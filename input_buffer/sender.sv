==> flow/design.v <==
module sender#(
	parameter DW = 32,
	parameter STRIDE = 1,
	parameter KSIZE = 3,
	parameter BURST = 32,
	parameter POX = 16,
	parameter POY = 3
)(
	input 					clk,
	input 					rst_n,
	input 					data_load,
	input 					rvalid,
	input [DW-1:0] 	rdata,
	output 					wvalid,
	output[DW-1:0] 	wdata,
	output[7:0]			wbank,
	output[7:0]			wrow,
	output[27:0]		wcol
);
localparam 
BUFH = 2*STRIDE,
RAL = ((POX-1)*STRIDE+KSIZE),
BUFW = BURST,
LM	 = ((STRIDE+1)*POY-STRIDE);
reg [1:0] wbank_r;
reg [27:0] wcol_r;
reg [7:0] row_bias_cnt_r;
reg [7:0] row_base_r;
reg wcol_c_1;
reg wbank_c_1;
reg row_bias_cnt_c_1;
assign wvalid = rvalid & data_load;
assign wdata = rdata;
assign wbank = wbank_r;
assign wrow = row_base_r + row_bias_cnt_r;
assign wcol = wcol_r;
wire wcol_c = (wcol_r == BUFW-1);
wire wcol_ff = ~wcol_c & wcol_c_1;
wire row_bias_cnt_c = (row_bias_cnt_r == STRIDE-1);
wire row_bias_cnt_ff = ~row_bias_cnt_c & row_bias_cnt_c_1;
wire wbank_c = (wbank_r == POY-1);
wire row_base_c = (row_base_r == BUFH-STRIDE);
wire wbank_ff = ~wbank_c & wbank_c_1;
always@(posedge clk) begin
	if (~rst_n) wcol_r <= 0;
	else if(~data_load) wcol_r <= 0;
	else if(rvalid) wcol_r <= wcol_c ? 0 : wcol_r + 1;
end
always@(posedge clk) wcol_c_1 <= wcol_c;
always@(posedge clk) wbank_c_1 <= wbank_c;
always@(posedge clk) row_bias_cnt_c_1 <= row_bias_cnt_c;
always@(posedge clk) begin
	if(~rst_n) wbank_r <= 0;
	else if(~data_load) wbank_r <= 0;
	else if(row_bias_cnt_ff) wbank_r <= wbank_c ? 0 : wbank_r + 1;
end
always@(posedge clk) begin
	if(~rst_n) row_bias_cnt_r <= 0;
	else if(~data_load) row_bias_cnt_r <= 0;
	else if(wcol_ff) row_bias_cnt_r <= row_bias_cnt_c ? 0 : row_bias_cnt_r + 1;
end
always@(posedge clk) begin
	if(~rst_n) row_base_r <= 0;
	else if(~data_load) row_base_r <= 0;
	else if(wbank_ff) row_base_r <= row_base_c ? 0 : row_base_r + STRIDE;
end
endmodule
# --- Reports on sender ---
# Tool output for the design above, in the order of the flow.
# Lines are those of the file above, counted from 1.
# Cell names lack the library's common part.
design:
  top_module: "sender"
  clock: "clk"
  cell_library: "sky130hd"
  lib_corner: "tt_025C_1v80"

# --- After elaboration ---
# Source: Yosys, flattened and elaborated, memories not mapped. Widths are those after wreduce. Registers that Yosys merges into a memory's read port (data or address) are not register bits. Print and check cells do not count. Equal cells are merged and count once.
word_totals:
  ramBits: 0
  reg_bits: 49
  latch_bits: 0
  clocked_rd_ports_x_width: 0
  mem_bits_ro: 0
  out_inout_bits: 77
  word_cells: 28
  memories: 0
classes:
  div_mod_pow: 0
  reduce_and_logical: 2
  compare: 0
  n_mux: 4
  n_logic: 7
  mul: 0
  n_eq: 3
  addsub: 5
  shifts: 0
op_table:
  columns: ["cell", "n"]
  rows:
  - ["28-bit by 1-bit adder with 28-bit output (second input constant)", 1]
  - ["28-bit by 5-bit == test with 1-bit output (second input constant)", 1]
  - ["28-bit two-way mux", 1]
  - ["8-bit by 1-bit adder with 8-bit output (second input constant)", 2]
  - ["8-bit two-way mux", 2]
  - ["8-bit by 1-bit == test with 1-bit output (second input constant)", 1]
  - ["8-bit adder", 1]
  - ["8-bit logical NOT", 1]
  - ["1-bit AND", 4]
  - ["1-bit inverter", 3]
  - ["2-bit by 1-bit adder with 2-bit output (second input constant)", 1]
  - ["2-bit == test (second input constant)", 1]
  - ["2-bit AND reduction", 1]
  - ["2-bit two-way mux", 1]

# --- Longest topological paths ---
# Longest topological path by Yosys (ltp), each cell counted once; first at word level (registers and memories cut), then after technology mapping (sequential cells cut; the memories' decode and read muxes count).
depth:
  ltp_word: 3
  abc_area: 1
  depth_mapped: 10
  depth_no_buf: 10

# --- After synthesis ---
# Source: synth_stat.txt of the flow (Yosys; design flattened, memories mapped). It holds for the ABC_AREA given above (unset counts as 0); a run with the other value may have another netlist.
# Totals and module areas in this step are rounded.
synth_totals:
  cell_count: 482
  ff_cells: 49
  mapped_area_um2: 3270
by_type:
  columns: ["cell", "n"]
  rows:
  - ["dfxtp_1", 49]
  - ["nand2_1", 97]
  - ["buf_4", 39]
  - ["nor2_1", 68]
  - ["inv_1", 63]
  - ["nand3_1", 40]
  - ["xor2_1", 18]
  - ["ha_1", 12]
  - ["a21oi_1", 23]
  - ["nand4_1", 12]
  - ["nor2_4", 6]
  - ["xnor2_1", 7]
  - ["nor3_1", 9]
  - ["nand3_2", 4]
  - ["o21ai_0", 8]
  - ["nand2_4", 2]
  - ["fa_1", 1]
  - ["nor2_2", 3]
# Not listed: further types 14, cells in them 21.

# --- Path before layout ---
# OpenSTA on the mapped netlist: ideal clock, no wires. The path of least setup slack (recovery checks aside). Input and output delay are each 20% of the period. Register names are those of the netlist, which keeps one name where synthesis merged equal registers.
synth_path:
  path_type: "register to output"
  startpoint: "register row_bias_cnt_r[0]"
  endpoint: "output port wrow[6]"
  launch_ns: 0.000
  tclk_ns: 2.14
  output_delay_ns: 0.428
  path_delay_ns: 1.655
  arrival_ns: 1.655
  t_required_ns: 1.712
  slack_ns: 0.057
  driving_pins: 11
  period_less_setup_slack_ns: 2.083
# "path_delay_ns" is the arrival time less input delay plus setup time.
# A path that ends at an output port has no setup time.
# "driving_pins" counts driving pins, that of a launching flip-flop among them; a cell with two outputs on the path counts twice.
# "period_less_setup_slack_ns" is the clock period less the worst setup slack; recovery checks do not enter. This is arithmetic on one report: input and output delays are still those of the set period (20% each).
# The rows between start and end are the longest chain of elaborated cells between them; the timing report does not say that the signal goes this way. Where chains are equally long, one stands for them.
# Each line given opens the expression or statement behind the cell; cells for indexed reads and writes are added by Yosys, which also makes memories of some case tables.
# A register here has more assigning lines than the two given.
synth_via:
  cell_sequence: "dfxtp_1 -> ha_1 -> inv_1 -> fa_1 -> nand3b_1 -> nand2_1 -> nand2_1 -> nand2_1 -> nand2_1 -> nand2_1 -> xor2_1"
  elab_chain_cells: 1
  cone_cells: 1
  classes_between: "add/sub: 1"
synth_lines:
  columns: ["item", "line", "source"]
  rows:
  - ["start, declared", 27, "reg [7:0] row_bias_cnt_r;"]
  - ["start, assigned", 58, "if(~rst_n) row_bias_cnt_r <= 0;"]
  - ["start, assigned", 60, "else if(wcol_ff) row_bias_cnt_r <= row_bias_cnt_c ? 0 : row_bias_cnt_r + 1;"]
  - ["8-bit adder", 35, "assign wrow = row_base_r + row_bias_cnt_r;"]
  - ["end, declared", 17, "output[7:0] wrow,"]

# --- Timing after layout ---
# Path of least setup slack in the final report of record 1 (OpenROAD, finished layout, wires in). Where an end is a register, its clock arrival counts in the times.
layout_path:
  path_type: "register to output"
  startpoint: "register row_bias_cnt_r[2]"
  endpoint: "output port wrow[7]"
  driving_pins: 10
  t_required_ns: 2.37
  tclk_ns: 2.96
  output_delay_ns: 0.59
  launch_ns: 0.29
  slack_ns: 0.12
  arrival_ns: 2.25
# The rows between start and end are the longest chain of elaborated cells between them; the timing report does not say that the signal goes this way. Where chains are equally long, one stands for them.
# A register here has more assigning lines than the two given.
layout_via:
  cell_sequence: "dfxtp_2 -> ha_4 -> nand3_1 -> nand2_1 -> nand3_1 -> or2_2 -> nand2_1 -> nand2_1 -> nand2_1 -> clkdlybuf4s50_1"
  elab_chain_cells: 1
  cone_cells: 1
  classes_between: "add/sub: 1"
layout_lines:
  columns: ["item", "line", "source"]
  rows:
  - ["start, declared", 27, "reg [7:0] row_bias_cnt_r;"]
  - ["start, assigned", 58, "if(~rst_n) row_bias_cnt_r <= 0;"]
  - ["start, assigned", 60, "else if(wcol_ff) row_bias_cnt_r <= row_bias_cnt_c ? 0 : row_bias_cnt_r + 1;"]
  - ["8-bit adder", 35, "assign wrow = row_base_r + row_bias_cnt_r;"]
  - ["end, declared", 17, "output[7:0] wrow,"]

# Top module sender; platform sky130hd; tools Yosys and OpenROAD; 2 stored runs in no particular order. Input and output delays are each 20% of the period that was set; the output load is 0.01 pF.
# "power_total_mw" is the tool's figure for a default switching activity; nothing was simulated.
# The results are shown rounded.
runs:
  - name: "record 1"
    settings:
      period_ns: 2.96
      CORE_UTILIZATION: 23
      PLACE_DENSITY: 0.55
      CORE_ASPECT_RATIO: 1.51
      ABC_AREA: 1
      GPL_ROUTABILITY_DRIVEN: 1
      CTS_CLUSTER_SIZE: 82
      CTS_CLUSTER_DIAMETER: 210
      SLEW_MARGIN: 40
      MIN_ROUTING_LAYER: "met2"
      CAP_MARGIN: 20
      CORE_MARGIN: 2
    results:
      hold_worst_slack_ns: 0.500
      final_die_area_um2: 15200
      finalCellArea_um2: 3790
      utilization_pct: 27.2
      yosys.chip_area_um2: 3270
      ws_setup_ns: 0.123
      power_total_mw: 1.26
  - name: "record 2"
    settings:
      period_ns: 1.57
      CORE_UTILIZATION: 57
      SETUP_SLACK_MARGIN: -0.09
      PLACE_DENSITY_LB_ADDON: 0.04
      CORE_ASPECT_RATIO: 0.69
      CELL_PAD_IN_SITES_DETAIL_PLACEMENT: 2
      TNS_END_PERCENT: 45
      ABC_AREA: 0
      GPL_TIMING_DRIVEN: 0
      CTS_CLUSTER_DIAMETER: 155
      MIN_ROUTING_LAYER: "met1"
      MAX_ROUTING_LAYER: "met5"
      CAP_MARGIN: 20
      CORE_MARGIN: 2
      SLEW_MARGIN: 20
    outcome: "stopped before the end: placement reported DPL-0033"
