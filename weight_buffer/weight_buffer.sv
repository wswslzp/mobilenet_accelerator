==> flow/design.v <==
module cyc_fifo#(
	parameter DW = 32,
	parameter DEPTH = 9
)(
	input clk,
	input rst_n,
	input [DW-1:0] 	i_data,
	input 					i_valid,
	input 					weight_load,
	input 					o_ready,
	output[DW-1:0]	o_data,
	output 					full,
	output 					empty
);
reg [DW-1:0] mem[DEPTH];
reg [15:0] rptr_r;
reg [15:0] wptr_r;
reg [DW-1:0] o_data_r;
wire wptr_r_f = (wptr_r == DEPTH-1);
wire rptr_r_f = (rptr_r == DEPTH-1);
wire wptr_r_e = (wptr_r == 0);
wire rptr_r_e = (rptr_r == 0);
assign full = (wptr_r == rptr_r-1)
						&&(wptr_r_f & rptr_r_e);
assign empty = (rptr_r == wptr_r-1)
						 &&(rptr_r_f & wptr_r_e);
assign o_data = o_data_r;
always @(posedge clk) begin
	if (~rst_n) wptr_r <= 0;
	else if (wptr_r_f) wptr_r <= 0;
	else if (i_valid & ~full) wptr_r <= wptr_r + 1;
	else;
end
always @(posedge clk) begin
	if (i_valid & ~full) mem[wptr_r] <= i_data;
	else;
end
always @(posedge clk) begin
	if (~rst_n) rptr_r <= 0;
	else if (rptr_r_f) rptr_r <= 0;
	else if (weight_load) rptr_r <= DEPTH-3;
	else if (o_ready & ~empty) rptr_r <= rptr_r + 1;
	else;
end
always @(posedge clk) begin
	if (o_ready & ~empty) o_data_r <= mem[rptr_r];
	else ;
end
endmodule
module dwaddr_gen#(
	parameter AW = 32,
	parameter KSIZE = 3,
	parameter BURST = 16
)(
	input 					clk,
	input 					rst_n,
	input 					weight_load,
	input [AW-1:0] 	init_addr,
	input 					init_addr_en,
	output[AW-1:0]	araddr,
	output 					arvalid,
	output[3:0]			arburst,
	input 					arready
);
reg [AW-1:0] addr;
reg arvalid_r;
wire load_init_addr = weight_load & init_addr_en; 
wire load_next_addr = weight_load & ~init_addr_en;
wire [AW-1:0] addr_nxt = addr + KSIZE**2;
assign araddr =  addr ;
assign arvalid =  arvalid_r ;
assign arburst =  $clog2(BURST) ;
always@(posedge clk) begin
	if (~rst_n) begin
		addr <= 0;
		arvalid_r <= 1'b0;
	end
	else if(load_init_addr) begin
		addr <= init_addr;
		arvalid_r <= 1'b1;
	end
	else if(load_next_addr) begin
		addr <= addr_nxt;
		arvalid_r <= 1'b1;
	end
	else arvalid_r <= 0;
end
endmodule
module weight_buffer#(
	parameter DW = 32,
	parameter AW = 32,
	parameter KSIZE = 3,
	parameter BURST = 16
)(
	input 					clk,
	input 					rst_n,
	input 					dw_comp,
	input 					weight_load,
	input [AW-1:0] 	init_addr,
	input 					init_addr_en,
	output[AW-1:0]	araddr,
	output 					arvalid,
	output[3:0] 		arburst,
	input 					arready,
	input [DW-1:0] 	rdata,
	input 					rvalid,
	input 					rlast,
	input 					dw_ready,
	output[DW-1:0] 	dw_out
);
reg [7:0] ivld_cnt;
wire ivld_cnt_f = (ivld_cnt == KSIZE**2);
wire ivld_mask = (ivld_cnt < KSIZE**2);
wire i_valid = rvalid & ivld_mask;
always @(posedge clk) begin
	if (~rst_n) ivld_cnt <= 0;
	else if (rvalid) ivld_cnt <= ivld_cnt_f ? ivld_cnt : ivld_cnt + 1;
	else ivld_cnt <= 0;
end
cyc_fifo#(
	.DW(DW),
	.DEPTH(KSIZE**2)
)u_cyc_fifo(
	.clk,
	.rst_n,
	.i_data(rdata),
	.i_valid,
	.weight_load,
	.o_ready(dw_ready),
	.o_data(dw_out),
	.full(),
	.empty()
);
dwaddr_gen#(
	.AW(AW),
	.KSIZE(KSIZE),
	.BURST(BURST)
)u_dwaddr_gen(
	.clk,
	.rst_n,
	.weight_load,
	.init_addr,
	.init_addr_en,
	.araddr,
	.arvalid,
	.arburst,
	.arready
);
endmodule
# Tool chain data of weight_buffer
# The steps from the RTL of weight_buffer to its reports follow in flow order.
# Line numbers count from 1 in the design file above.
# Operators carry their Yosys type and port widths (W data, S select, Z words).
# Library cell names are shortened.
# A cell with n/a has no value.
# inputs
design,weight_buffer
clock_port,clk
cell_library,sky130hd
pvt_corner,tt_025C_1v80

# Word-level counts
# Source: Yosys, flattened and elaborated, memories not mapped. Widths are those after wreduce. Registers that Yosys merges into a memory's read port (data or address) are not register bits. Print and check cells do not count. Equal cells are merged and count once.
# Yosys's memory passes give these memory sizes; they may raise the number of words (mostly to a power of two), join words into wider ones and drop unused or constant bits.
# word_totals
reg_bits,73
mem_bits_rw,288
clocked_rd_ports_x_width,32
memories,1
output_inout_bits,69
# mem_list
memory,words,width,read_ports,write_ports,line_no,rtl
u_cyc_fifo.mem,9,32,1,1,15,reg [DW-1:0] mem[DEPTH];
# op_classes
n_addsub,6
cmp,1
n_eq,5
mux,9
logic,11
reduce_and_logical,10
# op_table
operator,count
$mux W32,3
$eq A16 B32 Y1,2
$sub A16 B1 Y17 const B,2
$add A16 B1 Y16 const B,2
$eq A16 B4 Y1 const B,2
$logic_not A16 Y1,2
$add A32 B4 Y32 const B,1
$add A8 B1 Y8 const B,1
$lt A8 B4 Y1 const B,1
$eq A8 B4 Y1 const B,1
$and A1 B1 Y1,7
$mux W3,2
$not A1 Y1,4
$reduce_bool A2 Y1,2
$reduce_or A2 Y1,2
$mux W4,1
$reduce_or A3 Y1,1
$mux W1,3
$logic_and A1 B1 Y1,2
$reduce_and A2 Y1,1

# Longest topological paths
# Yosys ltp: most cells in a row. Word level: on the elaborated netlist, between registers, memories and ports. Mapped: between sequential cells and ports; inverters and the memories' decode and read muxes count.
# depth
ltp_word,7
abc_area,0
ltp_mapped,10
mapped_depth_nobuf,7

# Mapped cells and area
# Yosys stat after the flow's synthesis: flattened, memories mapped to cells. It holds for the ABC_AREA given above (unset counts as 0); a run with the other value may have another netlist.
# synth_totals
cells,1025
synth_area_um2,15840.2
seq_area_um2,11070.6
ffs,393
# by_type
cell,count
edfxtp_1,320
dfxtp_1,73
mux4_2,64
mux2i_1,37
o21ai_0,58
nand2_1,71
nor2_1,67
xnor2_1,20
nand3_1,31
xor2_1,16
ha_1,10
nand4_1,20
clkbuf_1,31
a21oi_1,23
and3_1,18
nor4_1,14
nor3_1,17
a211oi_1,10
# Not listed: further types 42, cells in them 125.
# The figures by module come from a second, unflattened synthesis with its own total; it is not the netlist above.
# unflattened
hier_cells,1107
area_unflattened_um2,16036.6
# Each row is one instance without its submodules.
# by_module
module,n_inst,n_cells,mod_area_um2
cyc_fifo,1,777,13548.0
dwaddr_gen,1,281,2070.7
weight_buffer,1,49,417.9

# Worst setup path after synthesis
# OpenSTA on the mapped netlist: ideal clock, no wires. The path of least setup slack (recovery checks aside). Input and output delay are each 20% of the period. Register names are those of the netlist, which keeps one name where synthesis merged equal registers.
# synth_path
kind,in2reg
start,in rvalid
end,mem u_cyc_fifo.mem[8][0]
clock_period_ps,4550
setup_ps,468
t_first_pin_ps,910
arrival_ps,3741
required_time_ps,4082
slack_ps,341
path_delay_ps,3299
stages,3
period_less_setup_slack_ps,4209
# "path_delay_ps" is the arrival time less input delay plus setup time.
# "stages" counts driving pins, that of a launching flip-flop among them; a cell with two outputs on the path counts twice.
# "period_less_setup_slack_ps" is the clock period less the worst setup slack; recovery checks do not enter. This is arithmetic on one report: input and output delays are still those of the set period (20% each).
# Between the ends stands the longest chain of elaborated cells between them, by number of cells; it is not shown to be the way that was timed. Of several equally long chains one is given.
# Each line given opens the expression or statement behind the cell; cells for indexed reads and writes are added by Yosys, which also makes memories of some case tables.
# Only ways into the end's enable, where the timed path ends, are counted here.
# synth_between
path_cell_list,o211a_1 -> clkbuf_1 -> nor3b_1
elab_chain_cells,3
# synth_lines
element,line_no,rtl
start: declaration,106,"input rvalid,"
$and A1 B1 Y1,114,wire i_valid = rvalid & ivld_mask;
$and A1 B1 Y1,35,if (i_valid & ~full) mem[wptr_r] <= i_data;
$mux W4,35,
end: declaration,15,reg [DW-1:0] mem[DEPTH];

# Worst path after layout
# From the final timing report of run A: the path of least setup slack in the routed layout; clock arrival at registers is part of the times.
# The path's times are printed in steps of 10 ps; the period is the one set.
# layout_path
kind,reg2reg
start,reg ivld_cnt[7]
end,mem u_cyc_fifo.mem[2][31]
clock_period_ps,2460
setup_ps,290
t_first_pin_ps,540
arrival_ps,2510
required_time_ps,2710
slack_ps,190
stages,6
# Between the ends stands the longest chain of elaborated cells between them, by number of cells; it is not shown to be the way that was timed. Of several equally long chains one is given.
# A register here has more assigning lines than the two given.
# Only ways into the end's enable, where the timed path ends, are counted here.
# layout_between
path_cell_list,dfxtp_1 -> nor4_1 -> o211a_1 -> nor3b_1 -> and2_2 -> buf_12
elab_chain_cells,4
# layout_lines
element,line_no,rtl
start: declaration,111,reg [7:0] ivld_cnt;
start: assignment,116,if (~rst_n) ivld_cnt <= 0;
start: assignment,117,else if (rvalid) ivld_cnt <= ivld_cnt_f ? ivld_cnt : ivld_cnt + 1;
$lt A8 B4 Y1,113,wire ivld_mask = (ivld_cnt < KSIZE**2);
$and A1 B1 Y1,114,wire i_valid = rvalid & ivld_mask;
$and A1 B1 Y1,35,if (i_valid & ~full) mem[wptr_r] <= i_data;
$mux W4,35,
end: declaration,15,reg [DW-1:0] mem[DEPTH];

# Stored flow runs of weight_buffer (2 of them; Yosys, OpenROAD, sky130hd). They differ in their settings and are not a sequence. Constraints: input delay and output delay 20% of the set period each, output load 0.01 pF.
# By "achievedPeriod_ps" is meant the clock period of the run minus its worst setup slack. This is arithmetic on one report: input and output delays are still those of the set period (20% each).
# By "total_power_w" is meant OpenSTA's value without simulated activity: inputs other than the clock are taken to toggle once in ten clock periods, and the tool carries that through the logic.
# A setting shown as . is not set for that run.
name,run A,run B
period_ns,2.46,4.24
CORE_UTILIZATION,35,36
PLACE_DENSITY,0.61,.
CORE_MARGIN,5,2
CELL_PAD_IN_SITES_GLOBAL_PLACEMENT,2,2
TNS_END_PERCENT,60,.
GPL_ROUTABILITY_DRIVEN,1,0
CTS_CLUSTER_SIZE,20,.
CTS_CLUSTER_DIAMETER,293,.
MAX_ROUTING_LAYER,met4,.
CAP_MARGIN,20,25
SLEW_MARGIN,20,20
SETUP_SLACK_MARGIN,.,-0.07
PLACE_DENSITY_LB_ADDON,.,0.01
HOLD_SLACK_MARGIN,.,0.27
finish.stdcell_area_um2,19062.0,19431.1
die_footprint_um2,49613.1,45695.5
achievedPeriod_ps,2268,2689
total_power_w,0.012567,0.008858
timing.setup.ws_ps,192,1551
post_synth_area_um2,15840.2,15840.2
total_negative_slack_ps,0,0
